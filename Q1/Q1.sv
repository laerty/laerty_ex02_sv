==> flow/design.v <==
module Q1(input swap, enable, clock,
			 output logic[3:0] outputUp, outputDown);
	logic[3:0] inputUp, inputDown, inputEnableUp, inputEnableDown;
	always_ff @(posedge clock) begin
		outputUp <= inputUp;
		outputDown <= inputDown;
	end
	always_comb begin
		if(swap) begin
			inputEnableUp <= outputDown;
			inputEnableDown <= outputUp;
		end
		else begin
			inputEnableUp <= outputUp + 4'd1;
			inputEnableDown <= outputDown - 4'd1;
		end
		if(enable) begin
			inputUp <= inputEnableUp;
			inputDown <= inputEnableDown;
		end
		else begin
			inputUp <= outputUp;
			inputDown <= outputDown;
		end
	end
endmodule
Tool chain data of Q1
Tool output for the design above, in the order of the flow.
Lines are those of the file above, counted from 1.
Cell names lack the library's common part.
Not given: --
- top: Q1
- clock input: clock
- standard-cell library: sky130hd
- timing corner: tt_025C_1v80

Word-level counts
Source: Yosys, flattened and elaborated, memories not mapped. Widths are those after wreduce; folded enables and synchronous resets count as part of the registers. Registers that Yosys merges into a memory's read port (data or address) are not register bits. Print and check cells do not count. Equal cells are merged and count once.
- input bits: 3
- elaborated cells at 6
- memories kept: 0
- RAM bits: 0
- ROM bits: 0
- noted output and inout port bits: 8
- register bits after elaboration: 8
- noted bits in latches: 0
- word width x clocked read ports: 0
- $lt $le $gt $ge at 0
- noted div/mod/pow operators: 0
- bitwise gates (word level) at 0
- mux-type cells: 2
- noted $add $sub $neg: 2
- noted shift operators: 0
- noted reduce/logical cells: 0
- eq/ne operators at 0
- multipliers at 0
- operators with widths (operator ; number):
    4-bit two-way mux ; 2
    4-bit by 1-bit adder with 4-bit output (second input constant) ; 1
    4-bit by 1-bit subtractor with 4-bit output (second input constant) ; 1

Logic depth
Depth = most cells in a row (Yosys ltp): at word level without a register or memory, in the mapped netlist without a sequential cell, where the memories' decode and read muxes count.
- depth after elaboration at 2
- noted ABC_AREA: 0
- noted mapped depth: 4

After synthesis
Yosys stat after the flow's synthesis: flattened, memories mapped to cells. It holds for the ABC_AREA given above (unset counts as 0); a run with the other value may have another netlist.
- cells by type (type ; number ; total area (um^2)):
    edfxtp_1 ; 8 ; 240.23
    mux2_2 ; 3 ; 33.782
    ha_1 ; 2 ; 25.024
    o21ai_0 ; 4 ; 20.019
    xnor2_1 ; 2 ; 17.517
    xor2_1 ; 2 ; 17.517
    nand2_1 ; 4 ; 15.014
    inv_1 ; 3 ; 11.261
    mux2i_1 ; 1 ; 10.01
    nor3_2 ; 1 ; 10.01
    buf_4 ; 1 ; 7.507
    nand3_1 ; 1 ; 5.005
- noted sequential area: 240.2 um^2
- flip-flops: 8
- cell count at 32
- cell area after synthesis at 412.9 um^2

Timing after synthesis
Source: OpenSTA report_checks on the synthesized netlist (no wires, ideal clock, input and output delay 20% of the period each), path of least setup slack; recovery checks are left aside. Register names are those of the netlist, which keeps one name where synthesis merged equal registers.
- path kind: register to register
- start: reg outputUp[0]
- end: reg outputUp[1]
- noted setup time: 0.260 ns
- data arrival time: 1.003 ns
- noted stages: 3
- path buffers: 0
- path delay: 1.263 ns
- noted launch time at the first pin: 0.000 ns
- required time at 1.400 ns
- setup slack at 0.397 ns
- noted period: 1.66 ns
- noted synthesis period reached: 1.263 ns
"path delay" is the arrival time less input delay plus setup time.
"stages" counts driving pins, that of a launching flip-flop among them; a cell with two outputs on the path counts twice.
"synthesis period reached" is the clock period less the worst setup slack; recovery checks do not enter. This is arithmetic on one report: input and output delays are still those of the set period (20% each).
Between the ends stands the longest chain of elaborated cells between them, by number of cells; it is not shown to be the way that was timed. Of several equally long chains one is given.
Each line given opens the expression or statement behind the cell; cells for indexed reads and writes are added by Yosys, which also makes memories of some case tables.
- cell sequence: edfxtp_1 ha_1 mux2_2
- cells in the longest elaborated chain at 2
- ends and longest elaborated chain, after synthesis (item ; RTL line ; source):
    from (decl) ; 2 ; output logic[3:0] outputUp, outputDown);
    from (assign) ; 5 ; outputUp <= inputUp;
    4-bit by 1-bit adder with 4-bit output ; 14 ; inputEnableUp <= outputUp + 4'd1;
    4-bit two-way mux ; 9 ; if(swap) begin
    to (assign) ; 5 ;
    to (decl) ; 2 ;

Worst path after layout
From the final timing report of run 1: the path of least setup slack in the routed layout; clock arrival at registers is part of the times.
- path kind: register to output
- start: reg outputUp[0]
- end: out outputUp[0]
- path buffers: 1
- noted stages: 2
- noted period: 2.12 ns
- required time at 1.70 ns
- data arrival time: 1.27 ns
- noted launch time at the first pin: 0.25 ns
- setup slack at 0.43 ns
- cell sequence: edfxtp_1 clkdlybuf4s50_1
- cells in the longest elaborated chain at 0
- ends and longest elaborated chain, post-layout (item ; RTL line ; source):
    from (decl) ; 2 ; output logic[3:0] outputUp, outputDown);
    from (assign) ; 5 ; outputUp <= inputUp;
    to (decl) ; 2 ;

# Flow runs of Q1

Top module Q1; platform sky130hd; tools Yosys and OpenROAD; 2 stored runs in no particular order. Input and output delays are each 20% of the period that was set; the output load is 0.01 pF.
"period achieved": clock period set for the run, less the worst setup slack. It is reckoned from that one timing run; input and output delays stay at 20% of the period that was set.
By "time on the worst setup path" is meant the share of the clock period that the worst setup path is allowed (20% is reserved at inputs, 20% at outputs), minus its slack. Clock arrival times at its registers enter into it.
"total design power" is the tool's figure for a default switching activity; nothing was simulated.

Run 1

==> flow/run.sh <==
#!/bin/bash
# the make line also repeats the synthesis and layout settings of config.mk as NAME=value (left out here)
make -C /OpenROAD-flow-scripts/flow DESIGN_CONFIG=/design/flow/config.mk WORK_HOME=/design/flow/orfs CLKGATE_MAP_FILE= finish
==> flow/config.mk <==
export PLATFORM = sky130hd
export DESIGN_NAME = Q1
export DESIGN_NICKNAME = Q1
export VERILOG_FILES = /design/flow/design.v
export SDC_FILE = /design/flow/constraint.sdc
export NUM_CORES = 4
export LEC_CHECK = 0
export CAP_MARGIN = 20
export CORE_MARGIN = 2
export CORE_UTILIZATION = 31
export CTS_CLUSTER_SIZE = 27
export MAX_ROUTING_LAYER = met4
export SETUP_SLACK_MARGIN = 0.2
export SLEW_MARGIN = 40
==> flow/constraint.sdc <==
create_clock -name core_clock -period 2.12 [get_ports {clock}]
set_input_delay 0.4240 -clock core_clock [delete_from_list [all_inputs] [get_ports {clock}]]
set_output_delay 0.4240 -clock core_clock [all_outputs]
set_load 0.01 [all_outputs]

Measured in run 1:
- mapped cell area after synthesis at 412.9 um^2
- die size: 1,639.8 um^2
- noted the standard-cell area after layout: 546.8 um^2
- noted the post-route utilization: 43.1 %
- worst setup slack after layout at 0.430 ns
- total negative setup slack at 0.000 ns
- noted the final worst hold slack: 0.614 ns
- noted the total design power: 0.4168 mW
- period achieved at 1.690 ns
- noted the time on the worst setup path: 1.27 ns
- critical path kind: register to output

Run 2

==> flow/run.sh <==
#!/bin/bash
# the make line also repeats the synthesis and layout settings of config.mk as NAME=value (left out here)
make -C /OpenROAD-flow-scripts/flow DESIGN_CONFIG=/design/flow/config.mk WORK_HOME=/design/flow/orfs CLKGATE_MAP_FILE= finish
==> flow/config.mk <==
export PLATFORM = sky130hd
export DESIGN_NAME = Q1
export DESIGN_NICKNAME = Q1
export VERILOG_FILES = /design/flow/design.v
export SDC_FILE = /design/flow/constraint.sdc
export NUM_CORES = 4
export LEC_CHECK = 0
export CAP_MARGIN = 20
export CELL_PAD_IN_SITES_GLOBAL_PLACEMENT = 3
export CORE_MARGIN = 4
export CORE_UTILIZATION = 57
export CTS_CLUSTER_DIAMETER = 111
export GPL_ROUTABILITY_DRIVEN = 1
export MAX_ROUTING_LAYER = met4
export MIN_ROUTING_LAYER = met2
export PLACE_DENSITY_LB_ADDON = 0.29
export SLEW_MARGIN = 20
==> flow/constraint.sdc <==
create_clock -name core_clock -period 2.4 [get_ports {clock}]
set_input_delay 0.4800 -clock core_clock [delete_from_list [all_inputs] [get_ports {clock}]]
set_output_delay 0.4800 -clock core_clock [all_outputs]
set_load 0.01 [all_outputs]

Run 2: no results, floorplanning failed with PDN-0185.
