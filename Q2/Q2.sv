==> flow/design.v <==
module Q2(input clock,
			 output logic f,
			 output logic[8:0] count);
	logic[8:0] inputCount;
	logic inputF;
	always_ff @(posedge clock) begin
		f <= inputF;
		count <= inputCount;
	end
	always_comb begin
		if(count==9'd499)
			inputCount = 9'd0;
		else
			inputCount = count + 9'd1;
		if(count>9'd19 && count<9'd90)
			inputF = 1'd0;
		else
			inputF = 1'd1;
	end
endmodule
Reports on Q2
The steps from the RTL of Q2 to its reports follow in flow order. Lines are those of the file above, counted from 1. Library cell names are shortened. The mark n/a stands for no value.

Design top: Q2. Clock input: clock. Cell library: sky130hd. Corner: tt_025C_1v80.

Elaborated design
Counts by Yosys on the flattened word-level netlist (proc, flatten, opt, wreduce; memories kept). Register bits leave out memories and registers merged into their read ports (data or address); mux counts leave out enables and synchronous resets folded into registers. Print and check cells are left out. Cells with the same type and inputs are merged into one.

Reductions and logical operators: 1. Under $add $sub $neg stands 1. Under divide/modulo/power cells stands 0. The entry for shift operators reads 0. Eq/ne operators: 1. For $lt $le $gt $ge the number is 2. The figure for mux-type cells is 1. For bitwise logic cells the number is 0. Multiply operators: 0.

Operator list (count): 9-bit by 1-bit adder with 9-bit output (second input constant) (1); 9-bit by 5-bit greater-than comparator with 1-bit output (second input constant) (1); 9-bit by 7-bit < comparator with 1-bit output (second input constant) (1); 9-bit == test (second input constant) (1); 1-bit logical AND (1); 1-bit two-way mux (1).

The figure for cells after elaboration is 8. Under bits in registers stands 10. For output and inout port bits the number is 10. The figure for bits in latches is 0. Under RAM bits stands 0. Under memories kept stands 0. The figure for word width x clocked read ports is 0. Under ROM bits stands 0. For bits of input ports the number is 1.

Logic depth
Longest topological path by Yosys (ltp), each cell counted once; first at word level (registers and memories cut), then after technology mapping (sequential cells cut; the memories' decode and read muxes count).

For depth in word-level cells the number is 3. The entry for ABC_AREA reads 0. The figure for gate-level depth with buffers is 4. Under depth with buffers taken out stands 4.

Netlist
The flow's flattened synthesis, as Yosys stat reports it; memories are mapped. The netlist is that of the ABC_AREA named above (0 if unset); the other value can give another one. The area totals of this step are shown rounded.

For mapped cells the number is 54. The figure for buffer cells is 3. The figure for area of sequential cells is 200.2 µm². Cell area after synthesis: 519.2 µm². The figure for flip-flop cells is 10.

Cells by type: dfxtp_1 (count 10, total area 200.192 µm²); nand4bb_4 (count 1, total area 27.526 µm²); xnor2_1 (count 3, total area 26.275 µm²); nand4_4 (count 1, total area 21.27 µm²); nand3_1 (count 4, total area 20.019 µm²); nor2_1 (count 5, total area 18.768 µm²); ha_1 (count 1, total area 12.512 µm²); nand4_1 (count 2, total area 12.512 µm²); nor2b_1 (count 2, total area 12.512 µm²); nor3b_2 (count 1, total area 12.512 µm²); or3_1 (count 2, total area 12.512 µm²); buf_6 (count 1, total area 11.261 µm²); buf_2 (count 2, total area 10.01 µm²); mux2i_1 (count 1, total area 10.01 µm²); nand3_2 (count 1, total area 10.01 µm²); o211a_1 (count 1, total area 10.01 µm²); o21ai_0 (count 2, total area 10.01 µm²); nand4b_1 (count 1, total area 8.758 µm²).

Not listed: further types 11, cells in them 13.

Worst setup path after synthesis
OpenSTA on the mapped netlist: ideal clock, no wires. The path of least setup slack (recovery checks aside). Input and output delay are each 20% of the period. Register names are those of the netlist, which keeps one name where synthesis merged equal registers.

Kind: register to register. Start: register count[1]. End: register count[6]. Under stages stands 5. Under buffers on the path stands 0. The figure for path delay is 1.349 ns. Launch time at the first pin: 0.000 ns. The entry for arrival time reads 1.287 ns. Setup time: 0.062 ns. The entry for required time reads 2.228 ns. Under setup slack stands 0.941 ns. The entry for clock period reads 2.29 ns. For synthesis period reached the number is 1.349 ns.

"path delay" = arrival - input delay + setup time. "stages" counts driving pins, that of a launching flip-flop among them; a cell with two outputs on the path counts twice. "synthesis period reached" = period - worst setup slack (recovery checks aside). The figure is calculated, with input and output delays left at 20% of the set period. Between the ends stands the longest chain of elaborated cells between them, by number of cells; it is not shown to be the way that was timed. Of several equally long chains one is given. A line is the first line of the expression or statement that the cell stems from. Yosys adds cells for indexed reads and writes and turns some case tables into memories.

Cell sequence: dfxtp_1 ha_1 nand3_2 or3_1 nand3_1. The figure for length of the longest elaborated chain is 1. Under elaborated cells on any way between the ends stands 2. The entry for RTL lines with such cells reads 2. Classes of those cells: 1 x add/sub; 1 x eq/ne.

RTL lines, path after synthesis: start, declared (RTL line 3) `output logic[8:0] count);`; start, assigned (RTL line 8) `count <= inputCount;`; 9-bit by 1-bit adder with 9-bit output (RTL line 14) `inputCount = count + 9'd1;`; end, assigned (RTL line 8); end, declared (RTL line 3).

Worst path after layout
From the final timing report of job 2: the path of least setup slack in the routed layout; clock arrival at registers is part of the times.

Kind: register to output. Start: register count[4]. End: output port count[4]. Under setup slack stands 0.19 ns. Under stages stands 2. Under buffers on the path stands 1. The entry for required time reads 1.06 ns. The entry for clock period reads 1.33 ns. Launch time at the first pin: 0.28 ns. The entry for output delay reads 0.27 ns. The entry for arrival time reads 0.88 ns.

Cell sequence: dfxtp_4 clkdlybuf4s15_2. The figure for length of the longest elaborated chain is 0. Under elaborated cells on any way between the ends stands 0. The entry for RTL lines with such cells reads 0.

RTL lines, path post-layout: start, declared (RTL line 3) `output logic[8:0] count);`; start, assigned (RTL line 8) `count <= inputCount;`; end, declared (RTL line 3).

Appendix: measured runs

Flow measurements of Q2 on sky130hd: 2 stored runs with different settings, listed in no order. Input and output delays are each 20% of the period that was set; the output load is 0.01 pF. "achieved period" = clock period - worst setup slack. The figure is calculated, with input and output delays left at 20% of the set period. Values from the reports are rounded here.

Files of job 1:
==> flow/run.sh <==
#!/bin/bash
# the make line also repeats the synthesis and layout settings of config.mk as NAME=value (left out here)
make -C /OpenROAD-flow-scripts/flow DESIGN_CONFIG=/design/flow/config.mk WORK_HOME=/design/flow/orfs CLKGATE_MAP_FILE= finish
==> flow/config.mk <==
export PLATFORM = sky130hd
export DESIGN_NAME = Q2
export DESIGN_NICKNAME = Q2
export VERILOG_FILES = /design/flow/design.v
export SDC_FILE = /design/flow/constraint.sdc
export NUM_CORES = 4
export LEC_CHECK = 0
export CAP_MARGIN = 35
export CORE_MARGIN = 2
export CORE_UTILIZATION = 57
export CTS_CLUSTER_DIAMETER = 374
export GPL_ROUTABILITY_DRIVEN = 0
export GPL_TIMING_DRIVEN = 0
export HOLD_SLACK_MARGIN = 0.0
export MAX_ROUTING_LAYER = met5
export MIN_ROUTING_LAYER = met2
export PLACE_DENSITY_LB_ADDON = 0.02
export SETUP_SLACK_MARGIN = 0.32
export SLEW_MARGIN = 20
==> flow/constraint.sdc <==
create_clock -name core_clock -period 2.06 [get_ports {clock}]
set_input_delay 0.4120 -clock core_clock [delete_from_list [all_inputs] [get_ports {clock}]]
set_output_delay 0.4120 -clock core_clock [all_outputs]
set_load 0.01 [all_outputs]

Outcome of job 1: no results, floorplanning failed with PDN-0185.

Files of job 2:
==> flow/run.sh <==
#!/bin/bash
# the make line also repeats the synthesis and layout settings of config.mk as NAME=value (left out here)
make -C /OpenROAD-flow-scripts/flow DESIGN_CONFIG=/design/flow/config.mk WORK_HOME=/design/flow/orfs CLKGATE_MAP_FILE= finish
==> flow/config.mk <==
export PLATFORM = sky130hd
export DESIGN_NAME = Q2
export DESIGN_NICKNAME = Q2
export VERILOG_FILES = /design/flow/design.v
export SDC_FILE = /design/flow/constraint.sdc
export NUM_CORES = 4
export LEC_CHECK = 0
export CAP_MARGIN = 20
export CORE_ASPECT_RATIO = 0.83
export CORE_MARGIN = 2
export CORE_UTILIZATION = 31
export GPL_ROUTABILITY_DRIVEN = 0
export GPL_TIMING_DRIVEN = 1
export HOLD_SLACK_MARGIN = 0.05
export MAX_ROUTING_LAYER = met5
export MIN_ROUTING_LAYER = met2
export SETUP_SLACK_MARGIN = 0.26
export SLEW_MARGIN = 30
==> flow/constraint.sdc <==
create_clock -name core_clock -period 1.33 [get_ports {clock}]
set_input_delay 0.2660 -clock core_clock [delete_from_list [all_inputs] [get_ports {clock}]]
set_output_delay 0.2660 -clock core_clock [all_outputs]
set_load 0.01 [all_outputs]

Results of job 2. The synthesis area comes to 519.2 µm². The measured area inside the die boundary is 2020 µm². The measured post-route utilization is 0.491. The worst setup slack after layout comes to 0.186 ns. For the summed negative setup slack the run shows 0.000 ns. The worst hold slack in the final report stands at 0.459 ns. The achieved period stands at 1.144 ns.
