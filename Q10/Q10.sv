==> flow/design.v <==
module Q10(input clock,
	        output logic s1, s2);
    logic[12:0] cont;
    always_ff @(negedge clock) begin
		  if(cont == 13'd4599)
            cont <= 13'd0;
        else
            cont <= cont + 13'd1;
        if(cont>=13'd3849 && cont<13'd4149)
            s1 <= 13'd0;
        else
            s1 <= 13'd1;
        if(cont>=13'd3199 && cont<13'd3799)
            s2 <= 13'd0;
        else
            s2 <= 13'd1;
    end
endmodule
* Reports on Q10 *
Tool output for the design above, in the order of the flow.
Lines are those of the file above, counted from 1.
Operators: Yosys type, input widths -> output width; for muxes data width and select width s.
Library cell names are shortened.
The mark - stands for no value.

set-up
  design top = Q10
  clock port = clock
  library = sky130hd
  library corner = tt_025C_1v80

* After elaboration *
Yosys after proc, flatten, opt, wreduce and memory -nomap, before mapping. Enables and synchronous resets that opt folds into registers are not counted as muxes. Memory bits, and registers merged into a memory's read port (data or address), are not among the register bits. Print and check cells are not counted. Equal cells are merged and count once.

bit counts
  elaborated cells = 13
  register bits after elaboration = 15

cells by class
  reductions and logical operators = 2
  add/sub/neg operators = 1
  eq/ne operators = 1
  order comparisons = 4
  multiplexer cells = 2

operators with widths
  operator               count
  $ge 13x12->1 const B   2
  $add 13x1->13 const B  1
  $lt 13x12->1 const B   1
  $lt 13x13->1 const B   1
  $eq 13x13->1 const B   1
  $logic_and 1x1->1      2
  $mux 1                 2

* Depth *
Yosys ltp: most cells in a row. Word level: on the elaborated netlist, between registers, memories and ports. Mapped: between sequential cells and ports; inverters and the memories' decode and read muxes count.

depth
  depth in word-level cells = 3
  ABC_AREA = 0
  depth in mapped cells = 5

* After synthesis *
The flow's flattened synthesis, as Yosys stat reports it; memories are mapped. The netlist is that of the ABC_AREA named above (0 if unset); the other value can give another one.
Totals and module areas in this step are rounded.

cells by type
  type      count  area in all (µm²)
  dfxtp_1   15     300.288
  xor2_1    5      43.792
  nor2_1    10     37.536
  buf_6     3      33.782
  ha_1      2      25.024
  nor3_1    5      25.024
  nand2_1   6      22.522
  nor4_4    1      21.27
  a21oi_1   4      20.019
  nand3_1   4      20.019
  o21ai_0   4      20.019
  nand4_1   3      18.768
  xnor2_1   2      17.517
  buf_4     2      15.014
  nand3b_1  2      15.014
  or4_1     2      15.014
  or4b_4    1      13.763
  and4bb_2  1      12.512

Other cell types: 11; their cells: 13.

mapped netlist
  sequential area = 300 µm²
  cells in the netlist = 85
  mapped flip-flops = 15
  mapped area = 762 µm²

Measured results for Q10: 2 stored runs of the Yosys and OpenROAD flow on sky130hd. The settings differ; the order carries no meaning. The constraints put input and output delay at 20% of the set period each and load the outputs with 0.01 pF.
"total power after layout" is the tool's figure for a default switching activity; nothing was simulated.
The measured numbers are rounded.
Among the settings, n/a means not set for that run.

setting or result                             run A  run B
period_ns                                     1.34   1.92
CORE_UTILIZATION                              32     40
SETUP_SLACK_MARGIN                            -0.01  0.46
PLACE_DENSITY_LB_ADDON                        0.04   n/a
CORE_ASPECT_RATIO                             1.4    n/a
CORE_MARGIN                                   3      7
CELL_PAD_IN_SITES_DETAIL_PLACEMENT            0      n/a
GPL_ROUTABILITY_DRIVEN                        0      n/a
CTS_CLUSTER_DIAMETER                          62     n/a
SLEW_MARGIN                                   15     20
MIN_ROUTING_LAYER                             met2   n/a
MAX_ROUTING_LAYER                             met5   n/a
CAP_MARGIN                                    20     25
PLACE_DENSITY                                 n/a    0.84
CELL_PAD_IN_SITES_GLOBAL_PLACEMENT            n/a    2
TNS_END_PERCENT                               n/a    80
final worst hold slack (ps)                   519    466
area of the die (µm²)                         3010   3320
worst slack on setup checks (ps)              -368   -198
total power after layout (µW)                 1070   744
Yosys chip area after synthesis (µm²)         762    762
standard-cell area of the final layout (µm²)  1110   981
